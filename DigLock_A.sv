==> flow/design.v <==
`timescale 1ns / 1ps
module DigLock_T4(
    input logic clk,
    input logic reset_n,
    input logic [3:0] in, 
    output logic [2:0] fail_count,
    output logic z
);
    typedef enum logic [1:0] {
        C,         
        O,         
        Failed     
    } state_t;
    state_t p_state, n_state;
    logic [2:0] counter;
    always_ff @(posedge clk or negedge reset_n) begin
        if (!reset_n)
            p_state <= C; 
        else
            p_state <= n_state; 
    end
    always_comb begin
        case (p_state)
            C: begin
                if (in == 4'b1101) 
                    n_state = O; 
                else if (fail_count == 2)
                    n_state = Failed; 
                else
                    n_state = C; 
            end
            O: begin
                n_state = C; 
            end
            Failed: begin
                if (counter == 4)
                    n_state = C; 
                else
                    n_state = Failed; 
            end
            default: n_state = C; 
        endcase
    end
    always_ff @(posedge clk or negedge reset_n) begin
        if (!reset_n) begin
            fail_count <= 3'b0; 
            counter <= 3'b0;    
        end else begin
            case (p_state)
                C: begin
                    if (in != 4'b1101 && fail_count < 3)
                        fail_count <= fail_count + 1; 
                    if (fail_count == 3)
                        fail_count <= 0; 
                end
                  Failed: begin
                    if (counter == 4)
                        counter <= 3'b0; 
                    else
                        counter <= counter + 1;
                end
                default: ; 
            endcase
        end
    end
    assign z = (p_state == O); 
endmodule
Tool chain data of DigLock_T4. What the tools print for DigLock_T4, step after step. Line numbers count from 1 in the design file above. Cell names lack the library's common part. The mark - stands for no value.

Top: DigLock_T4. Clock input: clk. Library: sky130hd. Corner: tt_025C_1v80.

After elaboration. Counts by Yosys on the flattened word-level netlist (proc, flatten, opt, wreduce; memories kept). Register bits leave out memories and registers merged into their read ports (data or address). Print and check cells are left out. Cells with the same type and inputs are merged into one.

The entry for output and inout bits reads 4. The figure for register bits is 8. For elaborated cells the number is 24. For input bits the number is 6.

Add/sub/neg operators: 2. Reductions and logical operators: 4. For magnitude comparators the number is 1. Under eq/ne operators stands 7. Under muxes and demuxes stands 7.

Operator list (number): two-way mux 3 bit (3); adder 3 x 1 -> 3 bit (second input constant) (2); == test 3 x 2 -> 1 bit (second input constant) (2); two-way mux 2 bit (3); == test 4 bit (second input constant) (1); inequality test 4 bit (second input constant) (1); case mux 2 bit (select 2 bit) (1); less-than comparator 3 x 2 -> 1 bit (second input constant) (1); == test 3 bit (second input constant) (1); == test 2 x 1 -> 1 bit (second input constant) (1); == test 2 bit (second input constant) (1); logical NOT 2 bit (1); AND reduction 2 bit (1); nonzero test 2 bit (1); logical AND 1 bit (1).

Logic depth. Depth = most cells in a row (Yosys ltp): at word level without a register or memory, in the mapped netlist without a sequential cell, where the memories' decode and read muxes count.

The figure for word-level depth is 4. ABC_AREA: 0. The entry for mapped depth reads 5. The figure for depth with buffers taken out is 5.

Mapped cells and area. The flow's flattened synthesis, as Yosys stat reports it; memories are mapped. The netlist is that of the ABC_AREA named above (0 if unset); the other value can give another one.

For chip area (Yosys) the number is 0.000488 mm^2. The entry for buffers reads 1. The figure for sequential area is 0.0002265 mm^2. Mapped flip-flops: 9. For mapped cells the number is 47.

Cells by type: dfrtp_1 (number 8, total area 200.192 um^2); ha_1 (number 4, total area 50.048 um^2); nand2_1 (number 8, total area 30.029 um^2); o221ai_2 (number 2, total area 30.029 um^2); dfstp_2 (number 1, total area 26.275 um^2); nand4b_4 (number 1, total area 23.773 um^2); o21ai_0 (number 4, total area 20.019 um^2); inv_1 (number 5, total area 18.768 um^2); nor2b_1 (number 3, total area 18.768 um^2); nand4_1 (number 2, total area 12.512 um^2); mux2i_1 (number 1, total area 10.01 um^2); nand3_1 (number 2, total area 10.01 um^2); a21oi_2 (number 1, total area 8.758 um^2); and2_4 (number 1, total area 8.758 um^2); a31oi_1 (number 1, total area 6.256 um^2); nand2b_1 (number 1, total area 6.256 um^2); clkbuf_1 (number 1, total area 3.754 um^2); nor2_1 (number 1, total area 3.754 um^2).

Path before layout. Path of least setup slack by OpenSTA after synthesis, without wires, with an ideal clock, recovery checks aside; 20% of the period is set as input and as output delay. Where synthesis merged equal registers, the netlist keeps one of their names.

Kind: flip-flop to flip-flop. Start: register fail_count[0]. End: register fail_count[1]. For buffers on the path the number is 0. Launch time at the first pin: 0.000 ns. The figure for driving pins on the path is 6. Delay of the path: 1.184 ns. Under path slack stands 1.276 ns. Under data required time stands 2.374 ns. The figure for data arrival time is 1.098 ns. The entry for clock period reads 2.46 ns. Under library setup time stands 0.086 ns. The figure for period reached after synthesis is 1.184 ns.

"delay of the path" = arrival - input delay + setup time. "driving pins on the path" counts driving pins, that of a launching flip-flop among them; a cell with two outputs on the path counts twice. "period reached after synthesis" is the clock period less the worst setup slack; recovery checks do not enter. This is arithmetic on one report: input and output delays are still those of the set period (20% each). The rows between start and end are the longest chain of elaborated cells between them; the timing report does not say that the signal goes this way. Where chains are equally long, one stands for them. A line is the first line of the expression or statement that the cell stems from. Yosys adds cells for indexed reads and writes and turns some case tables into memories. At most two assigning lines are given for a register; there are more.

Cell sequence: dfrtp_1 inv_1 ha_1 nor2b_1 nand4_1 o221ai_2. The entry for length of the longest elaborated chain reads 4. For elaborated cells between the ends (all ways) the number is 8. Source lines of those cells: 3. Those cells by class: add/sub: 1; compare: 1; eq/ne: 1; mux: 2; reduce/logical: 3.

RTL lines, path post-synthesis: from (decl) (line 6) `output logic [2:0] fail_count,`; from (assign) (line 46) `fail_count <= 3'b0;`; from (assign) (line 52) `fail_count <= fail_count + 1;`; less-than comparator 3 x 2 -> 1 bit (line 51) `if (in != 4'b1101 && fail_count < 3)`; logical AND 1 bit (line 51); two-way mux 3 bit (line 51); two-way mux 3 bit (line 53) `if (fail_count == 3)`; to (assign) (line 52); to (assign) (line 54) `fail_count <= 0;`; to (decl) (line 6).

Timing after layout. Path of least setup slack in the final report of entry A (OpenROAD, finished layout, wires in). Where an end is a register, its clock arrival counts in the times.

Kind: flip-flop to flip-flop. Start: register fail_count[1]. End: register fail_count[1]. For buffers on the path the number is 1. Under library setup time stands 0.08 ns. Launch time at the first pin: 0.25 ns. The figure for data arrival time is 1.32 ns. Under path slack stands -0.07 ns. The entry for clock period reads 1.07 ns. The figure for driving pins on the path is 6. Under data required time stands 1.24 ns.

The rows between start and end are the longest chain of elaborated cells between them; the timing report does not say that the signal goes this way. Where chains are equally long, one stands for them. At most two assigning lines are given for a register; there are more.

Cell sequence: dfrtp_2 buf_6 ha_4 nor2b_1 nand4_1 o221ai_2. The entry for length of the longest elaborated chain reads 4. For elaborated cells between the ends (all ways) the number is 8. Source lines of those cells: 3. Those cells by class: add/sub: 1; compare: 1; eq/ne: 1; mux: 2; reduce/logical: 3.

RTL lines, path after layout: from (decl) (line 6) `output logic [2:0] fail_count,`; from (assign) (line 46) `fail_count <= 3'b0;`; from (assign) (line 52) `fail_count <= fail_count + 1;`; less-than comparator 3 x 2 -> 1 bit (line 51) `if (in != 4'b1101 && fail_count < 3)`; logical AND 1 bit (line 51); two-way mux 3 bit (line 51); two-way mux 3 bit (line 53) `if (fail_count == 3)`; to (assign) (line 52); to (assign) (line 54) `fail_count <= 0;`; to (decl) (line 6).

Ticket comment

DigLock_T4 through Yosys and OpenROAD on sky130hd: 2 stored runs, unordered, with their settings and measured results. The constraints put input and output delay at 20% of the set period each and load the outputs with 0.01 pF. "allowed time less slack (worst setup path)" is the time allowed to the run's worst setup path (the clock period less input and output delay, where it has them) less its slack. Clock arrival times count: a late capture clock shortens it, a late launch clock lengthens it. "power consumption": no workload was simulated; the value follows from the tool's default switching activity.

Entry A has these settings: period_ns 1.07; CORE_UTILIZATION 19; SETUP_SLACK_MARGIN 0.23; PLACE_DENSITY_LB_ADDON 0.09; CORE_ASPECT_RATIO 1.43; CELL_PAD_IN_SITES_GLOBAL_PLACEMENT 3; CELL_PAD_IN_SITES_DETAIL_PLACEMENT 0; ABC_AREA 0; GPL_TIMING_DRIVEN 0; GPL_ROUTABILITY_DRIVEN 0; CTS_CLUSTER_SIZE 10; CAP_MARGIN 20; CORE_MARGIN 2; SLEW_MARGIN 20. The chip area in the Yosys report reads 0.000488 mm^2. The die size reads 0.0029962 mm^2. The measured utilization in the final report is 34.5 %. The worst slack on setup checks stands at -0.071 ns. The summed negative setup slack comes to -0.204 ns. The power consumption reads 0.002241 W. The allowed time less slack (worst setup path) is 1.14 ns. Worst path kind: flip-flop to flip-flop.

Entry B has these settings: period_ns 1.24; CORE_UTILIZATION 34; PLACE_DENSITY 0.6; CORE_MARGIN 8; TNS_END_PERCENT 70; ABC_AREA 1; GPL_TIMING_DRIVEN 1; GPL_ROUTABILITY_DRIVEN 0; CTS_CLUSTER_DIAMETER 106; CAP_MARGIN 20; SLEW_MARGIN 20. The chip area in the Yosys report reads 0.0004654 mm^2. The die size reads 0.002809 mm^2. The measured utilization in the final report is 47.8 %. The worst slack on setup checks stands at 0.058 ns. The summed negative setup slack comes to 0.000 ns. The power consumption reads 0.001254 W. The allowed time less slack (worst setup path) is 0.93 ns. Worst path kind: flip-flop to output port.
